==> flow/design.v <==
module Alu (n, ts, ins, modes, dec, lt);
    input ins, modes;
    input [2:0] n, ts;
    output lt;
    output [2:0] dec;
    wire f1;
    CONE ins1(ts[1], 1'b1, ts[2], ts[0], 1'b1, ts[1], 1'b0, modes, f1);
    CONE ins2(1'b1, 1'b0, ts[2], ts[2], n[2], ins, ins, f1, dec[2]);
    CONE ins3(1'b1, 1'b0, ts[1], ts[1], n[1], ins, ins, ts[0], dec[1]);
    CONE ins4(1'b1, 1'b0, ts[0], ts[0], n[0], ins, ins, 1'b0, dec[0]);
    assign lt = f1;
endmodule
`timescale 1ps/1ps
module CONE(a0, a1, sa, b0, b1, sb, s0, s1, f);
    input a0, a1, sa, b0, b1, sb, s0, s1;
    output f;
    wire f1,f2,s2;
    assign #500 s2 = s0 | s1;
    Mux #(1) mux1(.s(sa)
    , .a(a0)
    , .b(a1)
    , .c(f1)
    );
    Mux #(1) mux2(.s(sb)
    , .a(b0)
    , .b(b1)
    , .c(f2)
    );
    Mux #(1) muxF(.s(s2)
    , .a(f1)
    , .b(f2)
    , .c(f)
    );
endmodule
`timescale 1ps/1ps
module CTWO(d0, d1, d2, d3, a0, a1, b0, b1, out);
    input d0, d1, d2, d3, a0, a1, b0, b1;
    output out;
    wire s0,s1; 
    assign #500 s1 = a1 | b1;
    assign #500 s0 = a0 & b0;
    Mux4to1 #(1) smux(.s({s1,s0})
    , .in0(d0)  
    , .in1(d1)  
    , .in2(d2) 
    , .in3(d3)  
    , .c(out)
    );
endmodule
`timescale 1ns/1ns
module Controller(clk, CLR,
                  start, lt, empty, 
                  pop, push, countUp, clr, ins, mode);
    input clk, CLR;
    input start, lt, empty;
    output pop, push, countUp, clr, ins, mode;
    wire [1:0] ps;
    CONE push_c1(.a0(start), .a1(1'b0), .sa(ps[0]), .b0(1'b1), .b1(1'b1), .sb(ps[0]), .s0(ps[1]), .s1(ps[1]), .f(push));
    assign mode = push;
    CONE clr_c1(.a0(start), .a1(1'b0), .sa(ps[0]), .b0(1'b0), .b1(1'b0), .sb(ps[0]), .s0(ps[1]), .s1(ps[1]), .f(clr));
    assign ins = clr;
    CONE pop_c1(.a0(ps[0]), .a1(1'b0), .sa(lt), .b0(1'b0), .b1(1'b1), .sb(ps[0]), .s0(ps[1]), .s1(ps[1]), .f(pop));
    CONE countUp_c1(.a0(1'b0), .a1(empty), .sa(ps[0]), .b0(1'b0), .b1(1'b0), .sb(1'b0), .s0(ps[1]), .s1(lt), .f(countUp));
    STWO ns1_s2(.d0(1'b0), .d1(ps[0]), .d2(ps[0]), .d3(ps[0]), .a0(empty), .a1(ps[1]), .b0(lt), .b1(ps[1]), .CLR(CLR), .clk(clk), .out(ps[1]));
    STWO ns0_s2(.d0(start), .d1(1'b0), .d2(empty), .d3(1'b0), .a0(ps[1]), .a1(ps[1]), .b0(ps[0]), .b1(ps[0]), .CLR(CLR), .clk(clk), .out(ps[0]));
endmodule
module Counter (clk, cntup, clr, res);
input clk, cntup, clr;
output [4:0] res;
wire [4:0] A0;
wire [4:0] B0;
genvar k;
generate for (k = 0; k <= 4; k = k + 1)
    STWO unit(res[k], 1'b1, res[k], 1'b0, A0[k], res[k], B0[k], res[k], clr, clk, res[k]);
endgenerate
wire q0q1cntup_w, q2q3_w;
CONE q0q1cntup(1'b0, 1'b0, 1'b0, 1'b0, res[1], res[0], cntup, cntup, q0q1cntup_w);
CONE q2q3(1'b0, 1'b0, 1'b0, 1'b0, res[3], res[2], 1'b1, 1'b1, q2q3_w);
assign A0 = { q2q3_w, res[2], 1'b1, res[0] ,1'b1};
assign B0 = { q0q1cntup_w, q0q1cntup_w, q0q1cntup_w, cntup, cntup};
endmodule
`timescale 1ns/1ns
module Datapath(clk, rst, cntup, pop, push, ins, modes, n, lt, empty, result);
input clk, rst, cntup, pop, push, ins, modes;
input [2:0] n;
output lt, empty;
output [4:0] result;
wire [2:0] dout, din;
Stack #(3) stack(clk, din, dout, push, pop, empty);
Alu alu(n, dout, ins, modes, din, lt);
Counter counter(clk, cntup, rst, result);
endmodule
`timescale 1ns/1ns
module Fib (clk, start, CLR, n, result);
    input clk, start, CLR;
    input [2:0] n;
    output [4:0] result;
    wire lt, empty, pop, push, countUp, clr, ins, mode;
    Controller controller(clk, CLR, start, lt, empty, pop, push, countUp, clr, ins, mode);
    Datapath datapath(clk, clr, countUp, pop, push, ins, mode, n, lt, empty, result);
endmodule
`timescale 1ns/1ns
module Mux(s, a, b, c );
	parameter n = 1;
	input s;
	input[n-1:0] a,b;
	output[n-1:0] c;	
	assign #1 c = s ? b : a;
endmodule
`timescale 1ns/1ns
module Mux4to1(s, in0, in1, in2, in3, c);
	parameter n = 1;
	input [1:0]s;
	input[n-1:0] in0, in1, in2, in3;
	output[n-1:0] c;	
	assign #2 c = s == 2'b00 ? in0
		: s == 2'b01 ? in1
		: s == 2'b10 ? in2 
		: in3
		;
endmodule
`timescale 1ns/1ns
module STWO(d0, d1, d2, d3, a0, a1, b0, b1, CLR, clk,out);
    input d0, d1, d2, d3, a0, a1, b0, b1, CLR, clk;
    output reg out;
    wire select;
    CTWO c2(   
        .d0(d0), .d1(d1), 
        .d2(d2), .d3(d3), 
        .a0(a0), .a1(a1), 
        .b0(b0), .b1(b1),
        .out(select) );
    always @(posedge clk, posedge CLR) begin
        if (CLR) begin
            out <= 1'b0;
        end
        else begin
            out <= select;
        end
    end
endmodule
`timescale 1ns/1ns
module Stack (clk, din, dout, push, pop, empty);
    parameter size = 8;
    input push, pop, clk;
    input [size-1:0] din;
    output empty;
    output reg [size-1:0] dout;
    reg [size-1:0] file[31:0];
    reg [4:0] top = 0;
    always @(posedge clk) begin
        if(push & pop) begin
            file[top - 1] <= din;
        end
        else begin
            if(push) begin
                top <= top + 1;
                file[top] <= din;
            end
            if(pop)
                top <= top - 1;
        end
    end
    assign empty = ~(top == 0);
    assign dout = file[top - 1];
endmodule
Step by step through the tools: Fib
The steps from the RTL of Fib to its reports follow in flow order.
Line numbers count from 1 in the design file above.
{"block": "setup", "design": "Fib", "clk_port": "clk", "lib": "sky130hd", "corner": "tt_025C_1v80"}

After elaboration
Yosys after proc, flatten, opt, wreduce and memory -nomap, before mapping. Memory bits, and registers merged into a memory's read port (data or address), are not among the register bits. Print and check cells are not counted. Equal cells are merged and count once.
Yosys's memory passes give these memory sizes; they may raise the number of words (mostly to a power of two), join words into wider ones and drop unused or constant bits.
{"block": "bits", "reg_bits": 12, "ram_bits": 96, "memories": 1, "out_inout_bits": 5}
{"block": "op_classes", "add_sub_neg": 2, "eq_ne": 17, "n_mux": 50, "logic": 17, "reduce_logical": 16}
{"block": "memory_table", "name": "datapath.stack.file", "size": 32, "width": 3, "rd": 1, "write_ports": 1, "line_no": 149, "text": "reg [size-1:0] file[31:0];"}
{"block": "ops", "cell": "2-to-1 mux 1 bit", "count": 40}
{"block": "ops", "cell": "2-to-1 mux 5 bit", "count": 6}
{"block": "ops", "cell": "zero test 2 bit", "count": 7}
{"block": "ops", "cell": "equality test 2 x 1 -> 1 bit with constant B", "count": 6}
{"block": "ops", "cell": "equality test 2 bit with constant B", "count": 6}
{"block": "ops", "cell": "AND reduction 2 bit", "count": 6}
{"block": "ops", "cell": "2-to-1 mux 3 bit", "count": 4}
{"block": "ops", "cell": "inequality test 2 x 1 -> 1 bit with constant B", "count": 5}
{"block": "ops", "cell": "NOT 1 bit", "count": 7}
{"block": "ops", "cell": "bitwise AND 1 bit", "count": 6}
{"block": "ops", "cell": "adder 5 x 1 -> 5 bit with constant B", "count": 1}
{"block": "ops", "cell": "subtractor 5 x 1 -> 5 bit with constant B", "count": 1}
{"block": "ops", "cell": "zero test 5 bit", "count": 1}
{"block": "ops", "cell": "bitwise OR 1 bit", "count": 4}
{"block": "ops", "cell": "OR reduction 3 bit", "count": 1}
{"block": "ops", "cell": "nonzero test 2 bit", "count": 1}

Longest topological paths
Yosys ltp: most cells in a row. Word level: on the elaborated netlist, between registers, memories and ports. Mapped: between sequential cells and ports; inverters and the memories' decode and read muxes count.
{"block": "logic_depth", "ltp_word": 10, "abc_area": 1, "mapped_depth": 19, "depth_no_buf": 16}

Synthesis result
The flow's flattened synthesis, as Yosys stat reports it; memories are mapped. The netlist is that of the ABC_AREA named above (0 if unset); the other value can give another one.
{"block": "types", "cell_type": "sky130_fd_sc_hd__edfxtp_1", "count": 101, "area_total_um2": 3.03E+03}
{"block": "types", "cell_type": "sky130_fd_sc_hd__nand2_1", "count": 117, "area_total_um2": 439.171}
{"block": "types", "cell_type": "sky130_fd_sc_hd__nand3_1", "count": 84, "area_total_um2": 420.403}
{"block": "types", "cell_type": "sky130_fd_sc_hd__nor2_1", "count": 70, "area_total_um2": 262.752}
{"block": "types", "cell_type": "sky130_fd_sc_hd__dfrtp_1", "count": 7, "area_total_um2": 175.168}
{"block": "types", "cell_type": "sky130_fd_sc_hd__inv_1", "count": 22, "area_total_um2": 82.579}
{"block": "types", "cell_type": "sky130_fd_sc_hd__o21ai_0", "count": 16, "area_total_um2": 80.077}
{"block": "types", "cell_type": "sky130_fd_sc_hd__nand2_4", "count": 7, "area_total_um2": 78.826}
{"block": "types", "cell_type": "sky130_fd_sc_hd__ha_1", "count": 6, "area_total_um2": 75.072}
{"block": "types", "cell_type": "sky130_fd_sc_hd__buf_4", "count": 8, "area_total_um2": 60.058}
{"block": "types", "cell_type": "sky130_fd_sc_hd__nand3_2", "count": 6, "area_total_um2": 60.058}
{"block": "types", "cell_type": "sky130_fd_sc_hd__buf_2", "count": 11, "area_total_um2": 55.053}
{"block": "types", "cell_type": "sky130_fd_sc_hd__o21ai_1", "count": 8, "area_total_um2": 40.038}
{"block": "types", "cell_type": "sky130_fd_sc_hd__xor2_1", "count": 4, "area_total_um2": 35.034}
{"block": "types", "cell_type": "sky130_fd_sc_hd__buf_6", "count": 3, "area_total_um2": 33.782}
{"block": "types", "cell_type": "sky130_fd_sc_hd__xor2_2", "count": 2, "area_total_um2": 32.531}
{"block": "types", "cell_type": "sky130_fd_sc_hd__nand4_1", "count": 5, "area_total_um2": 31.28}
{"block": "types", "cell_type": "sky130_fd_sc_hd__nand3_4", "count": 1, "area_total_um2": 17.517}
Other cell types: 11; their cells: 18.
{"block": "mapped", "mapped_cells": 496, "yosys_area_um2": 5114.9, "seq_area_um2": 3208.1, "ff_cells": 108, "n_buf": 24}

Path before layout
Source: OpenSTA report_checks on the synthesized netlist (no wires, ideal clock, input and output delay 20% of the period each), path of least setup slack; recovery checks are left aside. Register names are those of the netlist, which keeps one name where synthesis merged equal registers.
{"block": "synth_timing", "kind": "in2reg", "start": "input start", "end": "memory datapath.stack.file[0][2]", "tclk_ns": 9.13, "in_delay_ns": 1.826, "setup_time_ns": 0.398, "t_first_pin_ns": 1.826, "arrival_ns": 3.351, "required_time_ns": 8.732, "path_slack_ns": 5.381, "delay_ns": 1.923, "stages": 7, "path_buffers": 0, "period_less_setup_slack_ns": 3.749}
"delay_ns" = arrival - input delay + setup time.
"stages": output pins that drive a net of the path, with the launching flip-flop's if there is one; two outputs of one cell count as two.
"period_less_setup_slack_ns" = period - worst setup slack (recovery checks aside). The figure is calculated, with input and output delays left at 20% of the set period.
{"block": "synth_between", "path_cell_list": "sky130_fd_sc_hd__a21oi_2 > sky130_fd_sc_hd__inv_1 > sky130_fd_sc_hd__nand3_2 > sky130_fd_sc_hd__nand2_4 > sky130_fd_sc_hd__nand2_4 > sky130_fd_sc_hd__nand2_1 > sky130_fd_sc_hd__a31oi_1"}
{"block": "synth_rtl", "element": "start: declaration", "line_no": 95, "text": "input clk, start, CLR;"}
{"block": "synth_rtl", "element": "end: declaration", "line_no": 149, "text": "reg [size-1:0] file[31:0];"}
Chain of elaborated cells between the ends: none given.

Path in the finished layout
From the final timing report of stored run 1: the path of least setup slack in the routed layout; clock arrival at registers is part of the times.
{"block": "layout_timing", "kind": "reg2reg", "start": "register datapath.stack.top[0]", "end": "memory datapath.stack.file[9][2]", "tclk_ns": 3.24, "setup_time_ns": 0.15, "t_first_pin_ns": 0.35, "arrival_ns": 3.18, "required_time_ns": 3.44, "path_slack_ns": 0.26, "stages": 16, "path_buffers": 4}
{"block": "layout_between", "path_cell_list": "sky130_fd_sc_hd__edfxtp_1 > sky130_fd_sc_hd__buf_6 > sky130_fd_sc_hd__inv_4 > sky130_fd_sc_hd__ha_1 > sky130_fd_sc_hd__buf_4 > sky130_fd_sc_hd__buf_4 > sky130_fd_sc_hd__nand3_1 > sky130_fd_sc_hd__nand3_1 > sky130_fd_sc_hd__nand3_1 > sky130_fd_sc_hd__nand3_2 > sky130_fd_sc_hd__nand3_2 > sky130_fd_sc_hd__nand2_4 > sky130_fd_sc_hd__nand2_4 > sky130_fd_sc_hd__nand2_1 > sky130_fd_sc_hd__a31oi_4 > sky130_fd_sc_hd__buf_16"}
{"block": "layout_rtl", "element": "start: declaration", "line_no": 150, "text": "reg [4:0] top = 0;"}
{"block": "layout_rtl", "element": "start: assignment", "line_no": 157, "text": "top <= top + 1;"}
{"block": "layout_rtl", "element": "start: assignment", "line_no": 161, "text": "top <= top - 1;"}
{"block": "layout_rtl", "element": "end: declaration", "line_no": 149, "text": "reg [size-1:0] file[31:0];"}
Chain of elaborated cells between the ends: none given.

==> runs of Fib <==
Module Fib, platform sky130hd: 2 stored runs of the flow (Yosys, OpenROAD) with differing settings, in no particular order. Input and output delays are each 20% of the period that was set; the output load is 0.01 pF.
"achieved_period_ns" = clock period - worst setup slack. The figure is calculated, with input and output delays left at 20% of the set period.
"critical_path_time_ns": the worst setup path's part of the clock period (all of it between registers, 20% less for each end at a port) less its slack. A launch clock that arrives late makes it longer, a capture clock that arrives late makes it shorter.

{"run": "stored run 1", "settings": { "period_ns": 3.24, "CORE_UTILIZATION": 22, "SETUP_SLACK_MARGIN": 0.15, "HOLD_SLACK_MARGIN": -0.07, "CORE_MARGIN": 9, "ABC_AREA": 1, "GPL_TIMING_DRIVEN": 0, "SLEW_MARGIN": 15, "MIN_ROUTING_LAYER": "met1", "CAP_MARGIN": 20 }, "results": { "finish.utilization_pct": 26.8, "critical_path_time_ns": 2.98, "worst_setup_path_type": "reg2reg", "yosys_chip_area_um2": 5114.9, "dieArea_um2": 29063.4, "timing.setup.ws_ns": 0.263, "achieved_period_ns": 2.977 }}
{"run": "stored run 2", "settings": { "period_ns": 6.87, "CORE_UTILIZATION": 23, "SETUP_SLACK_MARGIN": -0.27, "HOLD_SLACK_MARGIN": 0.06, "CORE_ASPECT_RATIO": 1.25, "GPL_ROUTABILITY_DRIVEN": 1, "CTS_CLUSTER_DIAMETER": 176, "CAP_MARGIN": 20, "CORE_MARGIN": 2, "SLEW_MARGIN": 20 }, "results": { "critical_path_time_ns": 4.06, "worst_setup_path_type": "reg2reg", "achieved_period_ns": 4.057, "timing.setup.ws_ns": 2.813, "dieArea_um2": 23595.2, "yosys_chip_area_um2": 5146.2, "finish.utilization_pct": 26.0 }}
